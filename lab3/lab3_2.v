==> flow/design.v <==
`timescale 1ns / 1ps 
module lab3_2(
    	input [4:0] money,
		input CLK, 
		input [1:0] selectedMethod,  
    	input businessAvailability,
		output reg [4:0] moneyLeft,
		output reg [5:0] seatLeft,
		output reg seatUnavailable,
    	output reg invalidBusinessSeat,
    	output reg selectedSeatUnavailable,
    	output reg insufficientFund,
    	output reg seatReady
	);
	reg [5:0] busNormal;
    reg [5:0] trainNormal;
    reg [5:0] trainBusiness;
    reg [5:0] planeNormal;
    reg [5:0] planeBusiness;
	initial
		begin
			busNormal = 6'd40;
			trainNormal = 6'd30;
			trainBusiness = 6'd20;
			planeNormal = 6'd30;
			planeBusiness = 6'd5;
		end
    always @(posedge CLK)
		begin
			seatUnavailable = 0;
			invalidBusinessSeat = 0;
			selectedSeatUnavailable= 0;
			insufficientFund = 0;
			seatReady = 0;
			moneyLeft = 0;
			seatLeft = 0;
			case (selectedMethod)
				2'b00:
					begin
						if(busNormal == 0)
							begin
								seatUnavailable = 1;
								seatLeft = busNormal;
                                moneyLeft = money;
							end
						else if(businessAvailability)
							begin
								invalidBusinessSeat = 1;
								seatLeft = busNormal;
                                moneyLeft = money;
							end
						else if(money < 5)
							begin
								moneyLeft = money;
								insufficientFund = 1;
                                seatLeft = busNormal;
							end
						else
							begin
								moneyLeft = money - 5;
								busNormal = busNormal - 1;
								seatLeft = busNormal;
								seatReady = 1;
							end
					end
				2'b01:
					begin
						if((trainNormal + trainBusiness) == 0)
							begin
								seatUnavailable = 1;
								seatLeft = trainNormal + trainBusiness;
                                moneyLeft = money;
							end
						else if(businessAvailability)
							begin
								if(trainBusiness == 0)
									begin
										selectedSeatUnavailable = 1;
										seatLeft = trainBusiness;
                                        moneyLeft = money;
									end
								else if(money < 15)
									begin
										moneyLeft = money;
										insufficientFund = 1;
										seatLeft = trainBusiness;
									end
								else
									begin
										trainBusiness = trainBusiness - 1;
										seatLeft = trainBusiness;
										moneyLeft = money - 15;
										seatReady = 1;
									end
							end
						else
							begin
								if(trainNormal == 0)
									begin
										selectedSeatUnavailable = 1;
										seatLeft = trainNormal;
                                        moneyLeft = money;
									end
								else if(money < 10)
									begin
										moneyLeft = money;
										insufficientFund = 1;
										seatLeft = trainNormal;
									end
								else
									begin
										trainNormal = trainNormal - 1;
										seatLeft = trainNormal;
										moneyLeft = money - 10;
										seatReady = 1;
									end
							end
					end
				2'b11:
					begin
						if((planeNormal + planeBusiness) == 0)
							begin
								seatUnavailable = 1;
								seatLeft = planeNormal + planeBusiness;
                                moneyLeft = money;
							end
						else if(businessAvailability)
							begin
								if(planeBusiness == 0)
									begin
										selectedSeatUnavailable = 1;
										seatLeft = planeBusiness;
                                        moneyLeft = money;
									end
								else if(money < 25)
									begin
										moneyLeft = money;
										insufficientFund = 1;
										seatLeft = planeBusiness;
									end
								else
									begin
										planeBusiness = planeBusiness - 1;
										seatLeft = planeBusiness;
										moneyLeft = money - 25;
										seatReady = 1;
									end
							end
						else
							begin
								if(planeNormal == 0)
									begin
										selectedSeatUnavailable = 1;
										seatLeft = planeNormal;
                                        moneyLeft = money;
									end
								else if(money < 15)
									begin
										moneyLeft = money;
										insufficientFund = 1;
										seatLeft = planeNormal;
									end
								else
									begin
										planeNormal = planeNormal - 1;
										seatLeft = planeNormal;
										moneyLeft = money - 15;
										seatReady = 1;
									end
							end
					end
				default:
					begin
					end
			endcase
		end
endmodule
Step by step through the tools: lab3_2. What the tools print for lab3_2, step after step. Line numbers count from 1 in the design file above. Cell names lack the library's common part. A cell with - has no value.

Top: lab3_2. Clock: CLK. Cell library: sky130hd. Library corner: tt_025C_1v80.

Elaborated design. Yosys after proc, flatten, opt, wreduce and memory -nomap, before mapping. Enables and synchronous resets that opt folds into registers are not counted as muxes. Memory bits, and registers merged into a memory's read port (data or address), are not among the register bits. Print and check cells are not counted.

Reduce/logical cells: 13. Under multiplexer cells stands 75. Multipliers: 0. For shift operators the number is 0. The entry for div/mod/pow operators reads 0. Under bitwise operators stands 4. The entry for order comparisons reads 4. For equality and inequality tests the number is 2. For $add $sub $neg the number is 13.

Operators with widths (count): 2-to-1 mux 6 bit (15); 2-to-1 mux 5 bit (14); zero test 32 bit (2); 2-to-1 mux 1 bit (40); subtractor 6 x 1 -> 6 bit (second input constant) (5); zero test 6 bit (5); case mux 6 bit (select 3 bit) (1); case mux 5 bit (select 3 bit) (1); adder 6 x 6 -> 7 bit (2); AND reduction 3 bit (4); adder 6 bit (2); subtractor 5 x 4 -> 5 bit (second input constant) (2); less-than comparator 5 x 4 -> 1 bit (second input constant) (2); case mux 1 bit (select 3 bit) (3); subtractor 5 x 3 -> 5 bit (second input constant) (1); less-than comparator 5 x 3 -> 1 bit (second input constant) (1); subtractor 5 bit (second input constant) (1); less-than comparator 5 bit (second input constant) (1); inverter 1 bit (4); == test 2 x 1 -> 1 bit (second input constant) (1); == test 2 bit (second input constant) (1); zero test 2 bit (1); OR reduction 2 bit (1); case mux 1 bit (select 2 bit) (1).

RAM bits: 0. Latch bits: 0. Output and inout bits: 16. The figure for register bits after elaboration is 46. The entry for memory bits (read-only) reads 0. For input bits the number is 9. For word width x clocked read ports the number is 0. The entry for word-level cells reads 123. The figure for memories kept is 0.

Logic depth. Longest topological path by Yosys (ltp), each cell counted once; first at word level (registers and memories cut), then after technology mapping (sequential cells cut; the memories' decode and read muxes count).

The entry for word-level depth reads 6. Under ABC_AREA stands 0. Depth in mapped cells: 10. Depth with buffers taken out: 8.

Netlist. Yosys stat after the flow's synthesis: flattened, memories mapped to cells. It holds for the ABC_AREA given above (unset counts as 0); a run with the other value may have another netlist.

Cells by type: edfxtp_1 (count 30, area in all 900.864 µm²); dfxtp_1 (count 16, area in all 320.307 µm²); ha_1 (count 24, area in all 300.288 µm²); mux2_2 (count 14, area in all 157.651 µm²); nor2_1 (count 37, area in all 138.883 µm²); nand2_1 (count 32, area in all 120.115 µm²); a21oi_1 (count 19, area in all 95.091 µm²); nor3_1 (count 18, area in all 90.086 µm²); o21ai_0 (count 17, area in all 85.082 µm²); mux2i_1 (count 8, area in all 80.077 µm²); xnor2_1 (count 8, area in all 70.067 µm²); inv_1 (count 18, area in all 67.565 µm²); nor2b_1 (count 9, area in all 56.304 µm²); nor4_1 (count 9, area in all 56.304 µm²); clkbuf_1 (count 13, area in all 48.797 µm²); a221oi_1 (count 5, area in all 43.792 µm²); fa_1 (count 2, area in all 40.038 µm²); o2bb2ai_1 (count 4, area in all 35.034 µm²).

Other cell types: 45; their cells: 92.

Under cell area after synthesis stands 3388.2 µm². For flip-flop cells the number is 46. For buffers the number is 18. For area of sequential cells the number is 1221.2 µm². The figure for mapped cells is 375.

Path before layout. Path of least setup slack by OpenSTA after synthesis, without wires, with an ideal clock, recovery checks aside; 20% of the period is set as input and as output delay. Where synthesis merged equal registers, the netlist keeps one of their names.

Path type: input to register. Start: input port money[2]. End: register seatLeft[5]. The entry for setup slack reads 898 ps. Under input delay stands 700 ps. The figure for stages is 9. Under period stands 3500 ps. The entry for launch time at the first pin reads 700 ps. Under required time stands 3380 ps. The figure for path buffers is 1. The figure for delay of the path is 1902 ps. Data arrival time: 2482 ps. Under library setup time stands 120 ps. The figure for synthesis period reached is 2602 ps.

"delay of the path" is the arrival time less input delay plus setup time. "stages" counts driving pins, that of a launching flip-flop among them; a cell with two outputs on the path counts twice. "synthesis period reached" is the clock period less the worst setup slack; recovery checks do not enter. This is arithmetic on one report: input and output delays are still those of the set period (20% each). The rows between start and end are the longest chain of elaborated cells between them; the timing report does not say that the signal goes this way. Where chains are equally long, one stands for them. A line is the first line of the expression or statement that the cell stems from. Yosys adds cells for indexed reads and writes and turns some case tables into memories. A register here has more assigning lines than the two given.

Path through: clkbuf_1 > inv_1 > ha_1 > a21bo_2 > nand4_1 > nor3_1 > mux2i_1 > mux2_2 > a211o_1. For cells in the longest elaborated chain the number is 6. Elaborated cells between the ends (all ways): 20. Classes of those cells: compare: 4; mux: 16.

RTL lines, path after synthesis: start, declared (RTL line 3) `input [4:0] money,`; less-than comparator 5 x 4 -> 1 bit (RTL line 157) `else if(money < 15)`; 2-to-1 mux 6 bit (RTL line 157); 2-to-1 mux 6 bit (RTL line 151) `if(planeNormal == 0)`; 2-to-1 mux 6 bit (RTL line 127) `else if(businessAvailability)`; 2-to-1 mux 6 bit (RTL line 121) `if((planeNormal + planeBusiness) == 0)`; case mux 6 bit (select 3 bit) (RTL line 37) `case (selectedMethod)`; end, assigned (RTL line 43) `seatLeft = busNormal;`; end, assigned (RTL line 49) `seatLeft = busNormal;`; end, declared (RTL line 8) `output reg [5:0] seatLeft,`.

Worst path after layout. Path of least setup slack in the final report of flow run 2 (OpenROAD, finished layout, wires in). Where an end is a register, its clock arrival counts in the times. The path's times are printed in steps of 10 ps; the period is the one set.

Path type: register to register. Start: register trainNormal[0]. End: register moneyLeft[3]. Under required time stands 2510 ps. The figure for stages is 9. Under period stands 2320 ps. Under library setup time stands 120 ps. The entry for launch time at the first pin reads 310 ps. The entry for setup slack reads -140 ps. Data arrival time: 2650 ps. The figure for path buffers is 0.

The rows between start and end are the longest chain of elaborated cells between them; the timing report does not say that the signal goes this way. Where chains are equally long, one stands for them. A register here has more assigning lines than the two given.

Path through: edfxtp_1 > ha_2 > fa_2 > nor4_4 > nand3_2 > o22ai_2 > mux2_4 > a221oi_2 > o21ai_1. For cells in the longest elaborated chain the number is 5. Elaborated cells between the ends (all ways): 7. The figure for source lines of those cells is 4. Classes of those cells: add/sub: 1; mux: 4; reduce/logical: 2.

RTL lines, path post-layout: start, declared (RTL line 16) `reg [5:0] trainNormal;`; start, assigned (RTL line 112) `trainNormal = trainNormal - 1;`; zero test 6 bit (RTL line 98) `if(trainNormal == 0)`; 2-to-1 mux 5 bit (RTL line 98); 2-to-1 mux 5 bit (RTL line 74) `else if(businessAvailability)`; 2-to-1 mux 5 bit (RTL line 68) `if((trainNormal + trainBusiness) == 0)`; case mux 5 bit (select 3 bit) (RTL line 37) `case (selectedMethod)`; end, assigned (RTL line 44) `moneyLeft = money;`; end, assigned (RTL line 50) `moneyLeft = money;`; end, declared (RTL line 7) `output reg [4:0] moneyLeft,`.

Wiki page: lab3_2 / flow data

Measured data: module lab3_2, platform sky130hd, 2 stored runs of the flow under differing settings, order arbitrary. Input and output delays are each 20% of the period that was set; the output load is 0.01 pF. "period achieved" is the run's clock period less its worst setup slack. It is reckoned from that one timing run; input and output delays stay at 20% of the period that was set. By "worst setup path time" is meant the share of the clock period that the worst setup path is allowed (20% is reserved at inputs, 20% at outputs), minus its slack. Clock arrival times at its registers enter into it. "power consumption": no workload was simulated; the value follows from the tool's default switching activity. "worst setup path time" is given in steps of 10 ps.

Flow run 1 has these settings: period_ns 1.52; CORE_UTILIZATION 35; SETUP_SLACK_MARGIN 0.19; PLACE_DENSITY_LB_ADDON 0.26; CORE_ASPECT_RATIO 1.5; CORE_MARGIN 8; CELL_PAD_IN_SITES_DETAIL_PLACEMENT 2; GPL_ROUTABILITY_DRIVEN 0; CTS_CLUSTER_SIZE 64; CAP_MARGIN 40; SLEW_MARGIN 20. Outcome: not finished: clock tree synthesis ended with error DPL-0033.

Flow run 2 has these settings: period_ns 2.32; CAP_MARGIN 20; CORE_MARGIN 2; CORE_UTILIZATION 40; SLEW_MARGIN 20. The smallest hold slack is 654 ps. The worst setup path time comes to 2,460 ps. Class of the worst setup path: register to register. The area of the standard cells in the finished layout reads 5,157.4 µm². The Yosys chip area after synthesis is 3,388.2 µm². The total negative setup slack comes to -437 ps. For the post-route utilization the run shows 0.628. The overall die area is 9,222.7 µm². The measured power consumption is 2.169 mW. The period achieved is 2,461 ps. The setup slack of the worst path is -141 ps.
